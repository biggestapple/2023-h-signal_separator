==> flow/design.v <==
module phase_adjust(
	input		clk,
	input		sys_rst_n,
	input		[9:0]	input_signal,
	output		[9:0]	output_signal,
	input		butt_phase_down,
	input		butt_phase_up,
	input		butt_phase_clr					 
);
wire	butt_phase_down_o;
wire	butt_phase_up_o;
reg			butt_phase_up_1,butt_phase_up_2;	
reg			butt_phase_down_1,butt_phase_down_2;	
reg	[8:0]		OUTPHASE;
parameter		PHASEFACTER		=16'd365;
integer			index;
reg	[9:0]	signal_shiftR[PHASEFACTER-1:0];
always @(posedge clk or negedge sys_rst_n)
	if(!sys_rst_n) begin
		for(index =0;index <PHASEFACTER;index =index +1) begin
			signal_shiftR[index] <='d0;
		end
	end
	else begin
		signal_shiftR[0] <=input_signal;
		for(index =0;index <PHASEFACTER -1;index =index +1) begin
			signal_shiftR[index +1] <=signal_shiftR[index];
		end
	end
assign output_signal =signal_shiftR[OUTPHASE-1];
always @(posedge clk or negedge sys_rst_n)
	if(!sys_rst_n) begin
		OUTPHASE <='d256;
	end
	else begin
		if(~butt_phase_down_o &&butt_phase_up_o && !butt_phase_clr)
			OUTPHASE <=OUTPHASE +'d2; 
		else if(butt_phase_down_o &&~butt_phase_up_o && !butt_phase_clr)
			OUTPHASE <=OUTPHASE -'d2;  
		else if (butt_phase_clr)
			OUTPHASE <='d256;
		else begin
			OUTPHASE <=OUTPHASE;
		end
	end
always @(posedge clk or negedge sys_rst_n) 
if(!sys_rst_n)begin
	butt_phase_down_1 <=1'b0;
	butt_phase_down_2 <=1'b0;
	butt_phase_up_1 <=1'b0;
	butt_phase_up_2 <=1'b0;
end
else begin
	butt_phase_down_1 <=butt_phase_down;
	butt_phase_down_2 <=butt_phase_down_1;
	butt_phase_up_1 <=butt_phase_up;
	butt_phase_up_2 <=butt_phase_up_1;
end
assign butt_phase_down_o =(butt_phase_down_2 &&~butt_phase_down_1);
assign butt_phase_up_o =(butt_phase_up_2 &&~butt_phase_up_1);	
endmodule
* Step by step through the tools: phase_adjust
The steps from the RTL of phase_adjust to its reports follow in flow order.
Lines are those of the file above, counted from 1.
Operators: Yosys type, input widths -> output width; for muxes data width and select width s.
Cell names lack the library's common part.
The mark -- stands for no value.
- Top :: phase_adjust
- Clock port :: clk
- Library :: sky130hd
- Timing corner :: tt_025C_1v80

* Word-level counts
Counts by Yosys on the flattened word-level netlist (proc, flatten, opt, wreduce). Print and check cells are left out. Cells with the same type and inputs are merged into one.
- Add/subtract/negate cells :: 3
- Equality and inequality tests :: 364
- Multiplexer cells :: 4
- Bitwise operators :: 4
- Reduce/logical cells :: 9
** Operators by type and width (count)
- $pmux 10 s365 :: 1
- $eq 9x8->1 const B :: 128
- $eq 9x9->1 const B :: 109
- $eq 9x7->1 const B :: 64
- $eq 9x6->1 const B :: 32
- $eq 9x5->1 const B :: 16
- $eq 9x4->1 const B :: 8
- $eq 9x3->1 const B :: 4
- $mux 9 :: 3
- $eq 9x2->1 const B :: 2
- $sub 9x1->9 const B :: 1
- $eq 9x1->1 const B :: 1
- $add 9x2->9 const B :: 1
- $sub 9x2->9 const B :: 1
- $logic_not 9->1 :: 1
- $logic_and 1x1->1 :: 6
- $not 1->1 :: 4
- $reduce_bool 3->1 :: 1
- $logic_not 1->1 :: 1
- Register bits :: 3663
- Input bits :: 15
- Output and inout bits :: 10
- Elaborated cells :: 754

* Longest topological paths
Depth = most cells in a row (Yosys ltp): at word level without a register or memory, in the mapped netlist without a sequential cell, where the memories' decode and read muxes count.
- Depth in word-level cells :: 7
- ABC_AREA :: 0
- Gate-level depth with buffers :: 20
- Mapped depth without buffers :: 11

* After synthesis
Source: synth_stat.txt of the flow (Yosys; design flattened, memories mapped). It holds for the ABC_AREA given above (unset counts as 0); a run with the other value may have another netlist.
The area totals of this step are shown rounded.
** Cells by type
- dfrtp_1 :: count 3651, area in all 9.14E+04 sq um
- a22oi_1 :: count 385, area in all 2.89E+03 sq um
- a32oi_1 :: count 114, area in all 998.458 sq um
- a22o_1 :: count 91, area in all 797.014 sq um
- nor2_1 :: count 187, area in all 701.923 sq um
- a221oi_1 :: count 78, area in all 683.155 sq um
- nand3_1 :: count 125, area in all 625.6 sq um
- nand4_1 :: count 98, area in all 613.088 sq um
- clkbuf_1 :: count 148, area in all 555.533 sq um
- a21oi_1 :: count 102, area in all 510.49 sq um
- o22ai_1 :: count 75, area in all 469.2 sq um
- a32o_1 :: count 46, area in all 460.442 sq um
- nand2_1 :: count 119, area in all 446.678 sq um
- and3_1 :: count 66, area in all 412.896 sq um
- nor3_1 :: count 82, area in all 410.394 sq um
- a222oi_1 :: count 40, area in all 400.384 sq um
- nor4_1 :: count 49, area in all 306.544 sq um
- o21ai_0 :: count 59, area in all 295.283 sq um
Other cell types: 72; their cells: 473.
- Cell count :: 5988
- Cell area after synthesis :: 107000 sq um
- Sequential area :: 91400 sq um
- Mapped flip-flops :: 3652
- Buffer cells :: 237

* Path before layout
Path of least setup slack by OpenSTA after synthesis, without wires, with an ideal clock, recovery checks aside; 20% of the period is set as input and as output delay. Where synthesis merged equal registers, the netlist keeps one of their names.
- Path type :: register to output
- From :: register OUTPHASE[1]
- To :: output port output_signal[1]
- Period :: 6.09 ns
- External output delay :: 1.218 ns
- Time at the first pin :: 0.000 ns
- Arrival :: 4.202 ns
- Required time :: 4.872 ns
- Path slack :: 0.670 ns
- Delay of the path :: 4.202 ns
- Driving pins on the path :: 17
- Path buffers :: 5
- Synthesis period reached :: 5.42 ns
"delay of the path" = arrival - input delay + setup time.
A path that ends at an output port has no setup time.
"driving pins on the path" counts driving pins, that of a launching flip-flop among them; a cell with two outputs on the path counts twice.
"synthesis period reached" is the clock period less the worst setup slack; recovery checks do not enter. This is arithmetic on one report: input and output delays are still those of the set period (20% each).
The rows between start and end are the longest chain of elaborated cells between them; the timing report does not say that the signal goes this way. Where chains are equally long, one stands for them.
Each line given opens the expression or statement behind the cell; cells for indexed reads and writes are added by Yosys, which also makes memories of some case tables.
A register here has more assigning lines than the two given.
- Cell sequence :: dfrtp_1 buf_2 buf_2 buf_1 inv_1 ha_1 buf_2 clkbuf_1 o21ai_1 o22ai_1 nor2_2 a211oi_1 a2111o_1 or4_1 or4_1 nor4_1 o2111ai_1
- Cells in the longest elaborated chain :: 3
- Elaborated cells between the ends (all ways) :: 367
- RTL lines with such cells :: 1
- Classes of those cells :: add/sub: 1; eq/ne: 364; mux: 1; reduce/logical: 1
** Ends and longest elaborated chain, post-synthesis
- start: declaration :: RTL line 14 : reg [8:0] OUTPHASE;
- start: assignment :: RTL line 37 : OUTPHASE <=OUTPHASE +'d2;
- start: assignment :: RTL line 39 : OUTPHASE <=OUTPHASE -'d2;
- $sub 9x1->9 :: RTL line 30 : assign output_signal =signal_shiftR[OUTPHASE-1];
- $eq 9x9->1 :: RTL line 30
- $pmux 10 s365 :: RTL line 30
- end: declaration :: RTL line 5 : output [9:0] output_signal,

* Path in the finished layout
From the final timing report of record 1: the path of least setup slack in the routed layout; clock arrival at registers is part of the times.
- Path type :: register to output
- From :: register OUTPHASE[1]
- To :: output port output_signal[5]
- Period :: 6.06 ns
- External output delay :: 1.21 ns
- Time at the first pin :: 0.94 ns
- Arrival :: 5.08 ns
- Required time :: 4.85 ns
- Path slack :: -0.23 ns
- Driving pins on the path :: 18
- Path buffers :: 8
The rows between start and end are the longest chain of elaborated cells between them; the timing report does not say that the signal goes this way. Where chains are equally long, one stands for them.
A register here has more assigning lines than the two given.
- Cell sequence :: dfrtp_1 buf_12 or2_4 buf_8 a22o_4 buf_12 nor2_4 buf_6 nor2_4 buf_12 a22oi_2 o22ai_4 or4_4 nor4_4 buf_4 o2111ai_4 buf_6 buf_6
- Cells in the longest elaborated chain :: 3
- Elaborated cells between the ends (all ways) :: 367
- RTL lines with such cells :: 1
- Classes of those cells :: add/sub: 1; eq/ne: 364; mux: 1; reduce/logical: 1
** Ends and longest elaborated chain, after layout
- start: declaration :: RTL line 14 : reg [8:0] OUTPHASE;
- start: assignment :: RTL line 37 : OUTPHASE <=OUTPHASE +'d2;
- start: assignment :: RTL line 39 : OUTPHASE <=OUTPHASE -'d2;
- $sub 9x1->9 :: RTL line 30 : assign output_signal =signal_shiftR[OUTPHASE-1];
- $eq 9x9->1 :: RTL line 30
- $pmux 10 s365 :: RTL line 30
- end: declaration :: RTL line 5 : output [9:0] output_signal,

Stored flow runs of phase_adjust (2 of them; Yosys, OpenROAD, sky130hd). They differ in their settings and are not a sequence. Constraints: input delay and output delay 20% of the set period each, output load 0.01 pF.
By "clock period achieved" is meant the clock period of the run minus its worst setup slack. This is arithmetic on one report: input and output delays are still those of the set period (20% each).
By "critical path time" is meant the share of the clock period that the worst setup path is allowed (20% is reserved at inputs, 20% at outputs), minus its slack. Clock arrival times at its registers enter into it.
"total power after layout" rests on the timing tool's default activity at the inputs, not on a simulated workload.
The measured numbers are rounded.

** Record 1
- Settings :: period_ns=6.06; CORE_UTILIZATION=16; CORE_ASPECT_RATIO=1.06; CELL_PAD_IN_SITES_GLOBAL_PLACEMENT=0; CAP_MARGIN=5; MAX_ROUTING_LAYER=met5; CORE_MARGIN=2; SLEW_MARGIN=20
- Clock period achieved :: 6.293 ns
- Standard-cell area after layout :: 144,000 sq um
- Final utilization :: 21.6%
- Critical path time :: 5.08 ns
- Type of the worst setup path :: register to output
- Summed negative setup slack :: -1.49 ns
- Total power after layout :: 62,700 µW
- Worst setup slack after layout :: -0.233 ns
- Synthesis area :: 107,000 sq um
- Area of the die :: 673,000 sq um

** Record 2
- Settings :: period_ns=6.12; CORE_UTILIZATION=50; CAP_MARGIN=20; CORE_MARGIN=2; SLEW_MARGIN=20
- Clock period achieved :: 6.361 ns
- Standard-cell area after layout :: 134,000 sq um
- Final utilization :: 63.4%
- Critical path time :: 5.14 ns
- Type of the worst setup path :: register to output
- Summed negative setup slack :: -0.951 ns
- Total power after layout :: 61,200 µW
- Worst setup slack after layout :: -0.241 ns
- Synthesis area :: 107,000 sq um
- Area of the die :: 217,000 sq um
