==> flow/design.v <==
module b_rescue(
	input		clk,
	input		sys_rst_n,
	input		[9:0]	rv_signal,
	input		[9:0]	input_signalA,
	input		[9:0]	dds_input,
	output		[9:0]	dds_shift
);
reg	[9:0]	dds_input_shift	[255:0];
reg	[7:0]	shift_reg;
reg	[7:0]	tim_delay;
wire	signed [15:0]	R_error;
wire	signed [15:0]	N_error;
wire	signed [15:0]	L_error;
wire	 [15:0]	AbsR_error;
wire	 [15:0]	AbsN_error;
wire	 [15:0]	AbsL_error;
assign R_error =dds_input_shift[shift_reg+'d1]+rv_signal		-input_signalA;
assign L_error =dds_input_shift[shift_reg-'d1] +rv_signal  	-input_signalA;
assign AbsR_error=R_error[15] ==1'b1 ?~R_error+1'b1:R_error;
assign AbsN_error=N_error[15] ==1'b1 ?~N_error+1'b1:N_error;
assign AbsL_error=L_error[15] ==1'b1 ?~L_error+1'b1:L_error;
localparam	THOLD	='d11;				 
integer	reg_index;
always @(posedge clk or negedge sys_rst_n)
	if(!sys_rst_n) begin
		for(reg_index =0;reg_index <256;reg_index =reg_index +1) begin
			dds_input_shift[reg_index] <='d0;
		end
	end
	else begin
		dds_input_shift[0] <=dds_input;
		for(reg_index =0;reg_index <255;reg_index =reg_index +1) begin
			dds_input_shift[reg_index +1] <=dds_input_shift[reg_index];
		end
	end
always @(posedge clk or negedge sys_rst_n) 
	if(!sys_rst_n)
		tim_delay <='d0;
	else if(tim_delay !=240) begin
		tim_delay <=tim_delay +1'b1;
	end
	else begin
		tim_delay <=tim_delay;
	end
always @(posedge clk or negedge sys_rst_n) 
	if(!sys_rst_n)
		shift_reg <=8'h00;
	else if(tim_delay ==240) begin
		if(AbsR_error <AbsN_error  &&AbsN_error -AbsR_error >THOLD)
			shift_reg <=shift_reg +'d1;
		else if(AbsL_error <AbsN_error  &&AbsN_error -AbsL_error >THOLD)
			shift_reg <=shift_reg -'d1;
		else begin
			shift_reg <=shift_reg;
		end
	end
	else begin
		shift_reg <=8'h00;
	end
assign dds_shift =dds_input_shift[shift_reg];
endmodule
Reports on b_rescue
What the tools print for b_rescue, step after step.
Lines are those of the file above, counted from 1.
Operators: Yosys type, input widths -> output width; for muxes data width and select width s.
{ "design": {"top_module": "b_rescue", "clock_port": "clk", "library": "sky130hd", "corner": "tt_025C_1v80"} }

Word-level counts
Yosys after proc, flatten, opt, wreduce and memory -nomap, before mapping. Print and check cells are not counted. Equal cells are merged and count once.
{ "bits": {"output_inout_bits": 10, "word_cells": 1059, "input_bits": 32, "regBits": 2576} }
{ "op_classes": {"n_cmp": 4, "addsub": 12, "equal": 768, "logic": 3, "mux": 9, "reduce_logical": 5} }
{ "ops": {"columns": ["cell", "count"], "rows": [
  ["$pmux 10 s256", 3],
  ["$eq 8x8->1 const B", 385],
  ["$eq 8x7->1 const B", 192],
  ["$eq 8x6->1 const B", 96],
  ["$eq 8x5->1 const B", 48],
  ["$eq 8x4->1 const B", 24],
  ["$eq 8x3->1 const B", 12],
  ["$gt 32x4->1 const B", 2],
  ["$add 16x1->16 const B", 3],
  ["$not 16->16", 3],
  ["$eq 8x2->1 const B", 6],
  ["$mux 16", 3],
  ["$sub 16x16->17", 2],
  ["$lt 16x16->1", 2],
  ["$sub 11x10->12", 2],
  ["$eq 8x1->1 const B", 3],
  ["$logic_not 8->1", 3],
  ["$mux 8", 3],
  ["$add 10x10->11", 2],
  ["$add 8x1->8 const B", 2],
  ["$sub 8x1->8 const B", 1],
  ["$ne 8x8->1 const B", 1],
  ["$ne 3x1->1 const B", 1],
  ["$logic_and 1x1->1", 2]
]} }

Depth
Yosys ltp: most cells in a row. Word level: on the elaborated netlist, between registers, memories and ports. Mapped: between sequential cells and ports; inverters and the memories' decode and read muxes count.
{ "logic_depth": {"ltp_word": 14, "abc_area": 0, "depth_mapped": 15, "mapped_depth_nobuf": 9} }

After synthesis
Yosys stat after the flow's synthesis: flattened, memories mapped to cells. It holds for the ABC_AREA given above (unset counts as 0); a run with the other value may have another netlist.
{ "by_type": {"columns": ["cell", "count", "area_total_um2"], "rows": [
  ["sky130_fd_sc_hd__dfrtp_1", 2576, 6.45E+04],
  ["sky130_fd_sc_hd__a22oi_1", 511, 3.84E+03],
  ["sky130_fd_sc_hd__nand3_1", 573, 2867.75],
  ["sky130_fd_sc_hd__a32oi_1", 161, 1.41E+03],
  ["sky130_fd_sc_hd__nand4_1", 210, 1313.76],
  ["sky130_fd_sc_hd__a22o_1", 105, 919.632],
  ["sky130_fd_sc_hd__clkbuf_1", 215, 807.024],
  ["sky130_fd_sc_hd__o22ai_1", 129, 807.024],
  ["sky130_fd_sc_hd__buf_2", 134, 670.643],
  ["sky130_fd_sc_hd__a21oi_1", 125, 625.6],
  ["sky130_fd_sc_hd__nor2_1", 164, 615.59],
  ["sky130_fd_sc_hd__nor4_1", 88, 550.528],
  ["sky130_fd_sc_hd__and3_1", 82, 512.992],
  ["sky130_fd_sc_hd__a222oi_1", 48, 480.461],
  ["sky130_fd_sc_hd__a32o_1", 40, 400.384],
  ["sky130_fd_sc_hd__or4_1", 45, 337.824],
  ["sky130_fd_sc_hd__a2111oi_0", 37, 324.061],
  ["sky130_fd_sc_hd__buf_1", 74, 277.766]
]} }
Other cell types: 62; their cells: 479.
{ "synth_totals": {"ffs": 2576, "cell_count": 5796, "synth_area_um2": 84753.8, "buf_cells": 436, "seqArea_um2": 64461.8} }

Path before layout
Source: OpenSTA report_checks on the synthesized netlist (no wires, ideal clock, input and output delay 20% of the period each), path of least setup slack; recovery checks are left aside. Register names are those of the netlist, which keeps one name where synthesis merged equal registers.
{ "synth_timing": {"path_type": "reg2out", "startpoint": "register shift_reg[0]", "endpoint": "output port dds_shift[0]", "slack_ps": 182, "path_stages": 13, "path_delay_ps": 2842, "period_ps": 3780, "out_delay_ps": 756, "required_ps": 3024, "n_path_buf": 3, "arrival_time_ps": 2842, "t_first_pin_ps": 0, "synth_period_reached_ps": 3598} }
"path_delay_ps" is the arrival time less input delay plus setup time.
At an output port there is no setup time.
"path_stages" counts driving pins, that of a launching flip-flop among them; a cell with two outputs on the path counts twice.
"synth_period_reached_ps" is the clock period less the worst setup slack; recovery checks do not enter. This is arithmetic on one report: input and output delays are still those of the set period (20% each).
Between the ends stands the longest chain of elaborated cells between them, by number of cells; it is not shown to be the way that was timed. Of several equally long chains one is given.
A line is the first line of the expression or statement that the cell stems from. Yosys adds cells for indexed reads and writes and turns some case tables into memories.
At most two assigning lines are given for a register; there are more.
{ "synth_between": {"path_cell_list": "sky130_fd_sc_hd__dfrtp_1 -> sky130_fd_sc_hd__inv_1 -> sky130_fd_sc_hd__ha_1 -> sky130_fd_sc_hd__clkbuf_1 -> sky130_fd_sc_hd__or3b_2 -> sky130_fd_sc_hd__clkbuf_1 -> sky130_fd_sc_hd__clkbuf_1 -> sky130_fd_sc_hd__nand2_1 -> sky130_fd_sc_hd__a2111oi_0 -> sky130_fd_sc_hd__nand4_1 -> sky130_fd_sc_hd__nor4_1 -> sky130_fd_sc_hd__nand3_1 -> sky130_fd_sc_hd__o211ai_1", "elab_chain_cells": 2, "cells_between": 257, "cone_lines": 1, "classes_between": "eq/ne: 255; mux: 1; reduce/logical: 1"} }
{ "synth_lines": {"columns": ["item", "line", "rtl"], "rows": [
  ["from (decl)", 10, "reg [7:0] shift_reg;"],
  ["from (assign)", 51, "shift_reg <=shift_reg +'d1;"],
  ["from (assign)", 53, "shift_reg <=shift_reg -'d1;"],
  ["$eq 8x8->1", 61, "assign dds_shift =dds_input_shift[shift_reg];"],
  ["$pmux 10 s256", 61, null],
  ["to (decl)", 7, "output [9:0] dds_shift"]
]} }

Path in the finished layout
Path of least setup slack in the final report of entry A (OpenROAD, finished layout, wires in). Where an end is a register, its clock arrival counts in the times.
The path's times are printed in steps of 10 ps; the period is the one set.
{ "layout_timing": {"path_type": "reg2out", "startpoint": "register shift_reg[7]", "endpoint": "output port dds_shift[9]", "arrival_time_ps": 4530, "n_path_buf": 5, "path_stages": 13, "required_ps": 3000, "out_delay_ps": 750, "period_ps": 3750, "slack_ps": -1530, "t_first_pin_ps": 920} }
Between the ends stands the longest chain of elaborated cells between them, by number of cells; it is not shown to be the way that was timed. Of several equally long chains one is given.
At most two assigning lines are given for a register; there are more.
{ "layout_between": {"path_cell_list": "sky130_fd_sc_hd__dfrtp_4 -> sky130_fd_sc_hd__buf_6 -> sky130_fd_sc_hd__and4b_4 -> sky130_fd_sc_hd__buf_12 -> sky130_fd_sc_hd__buf_4 -> sky130_fd_sc_hd__bufbuf_16 -> sky130_fd_sc_hd__nand3_1 -> sky130_fd_sc_hd__nand4_1 -> sky130_fd_sc_hd__nor4_1 -> sky130_fd_sc_hd__nand4_1 -> sky130_fd_sc_hd__nor4_4 -> sky130_fd_sc_hd__o211ai_1 -> sky130_fd_sc_hd__buf_2", "elab_chain_cells": 2, "cells_between": 257, "cone_lines": 1, "classes_between": "eq/ne: 255; mux: 1; reduce/logical: 1"} }
{ "layout_lines": {"columns": ["item", "line", "rtl"], "rows": [
  ["from (decl)", 10, "reg [7:0] shift_reg;"],
  ["from (assign)", 51, "shift_reg <=shift_reg +'d1;"],
  ["from (assign)", 53, "shift_reg <=shift_reg -'d1;"],
  ["$eq 8x8->1", 61, "assign dds_shift =dds_input_shift[shift_reg];"],
  ["$pmux 10 s256", 61, null],
  ["to (decl)", 7, "output [9:0] dds_shift"]
]} }

Ticket comment

Settings and measured results of 2 stored flow runs for module b_rescue (sky130hd), not sorted in any way. The constraints put input and output delay at 20% of the set period each and load the outputs with 0.01 pF.
By "clock period reached" is meant the clock period of the run minus its worst setup slack. This is arithmetic on one report: input and output delays are still those of the set period (20% each).
"time used up by the worst setup path" is the time allowed to the run's worst setup path (the clock period less input and output delay, where it has them) less its slack. Clock arrival times count: a late capture clock shortens it, a late launch clock lengthens it.
"power": no workload was simulated; the value follows from the tool's default switching activity.
"time used up by the worst setup path" is known to 10 ps.

==> entry A: settings <==
{ "period_ns": 3.75, "CORE_UTILIZATION": 44, "CAP_MARGIN": 20, "CORE_MARGIN": 2, "SLEW_MARGIN": 20 }
==> entry A: results <==
power: 57295 µW
clock period reached: 5280 ps
netlist area reported by Yosys: 84753.8 µm²
smallest setup slack: -1530 ps
worst hold slack: 220 ps
full die area: 196147.0 µm²
time used up by the worst setup path: 4530 ps
worst path kind: reg2out
utilization after layout: 58.1 %
total negative setup slack: -14566 ps

==> entry B: settings <==
{ "period_ns": 2.17, "CORE_UTILIZATION": 21, "SETUP_SLACK_MARGIN": 0.32, "PLACE_DENSITY": 0.51, "HOLD_SLACK_MARGIN": 0.04, "CORE_ASPECT_RATIO": 0.74, "CELL_PAD_IN_SITES_DETAIL_PLACEMENT": 1, "TNS_END_PERCENT": 25, "ABC_AREA": 1, "MIN_ROUTING_LAYER": "met2", "CAP_MARGIN": 20, "CORE_MARGIN": 2, "SLEW_MARGIN": 20 }
==> entry B: results <==
clock period reached: 4877 ps
smallest setup slack: -2707 ps
full die area: 428855.0 µm²
time used up by the worst setup path: 4440 ps
worst path kind: reg2out
netlist area reported by Yosys: 88950.3 µm²
power: 105696 µW
worst hold slack: 331 ps
total negative setup slack: -26292 ps
utilization after layout: 32.5 %
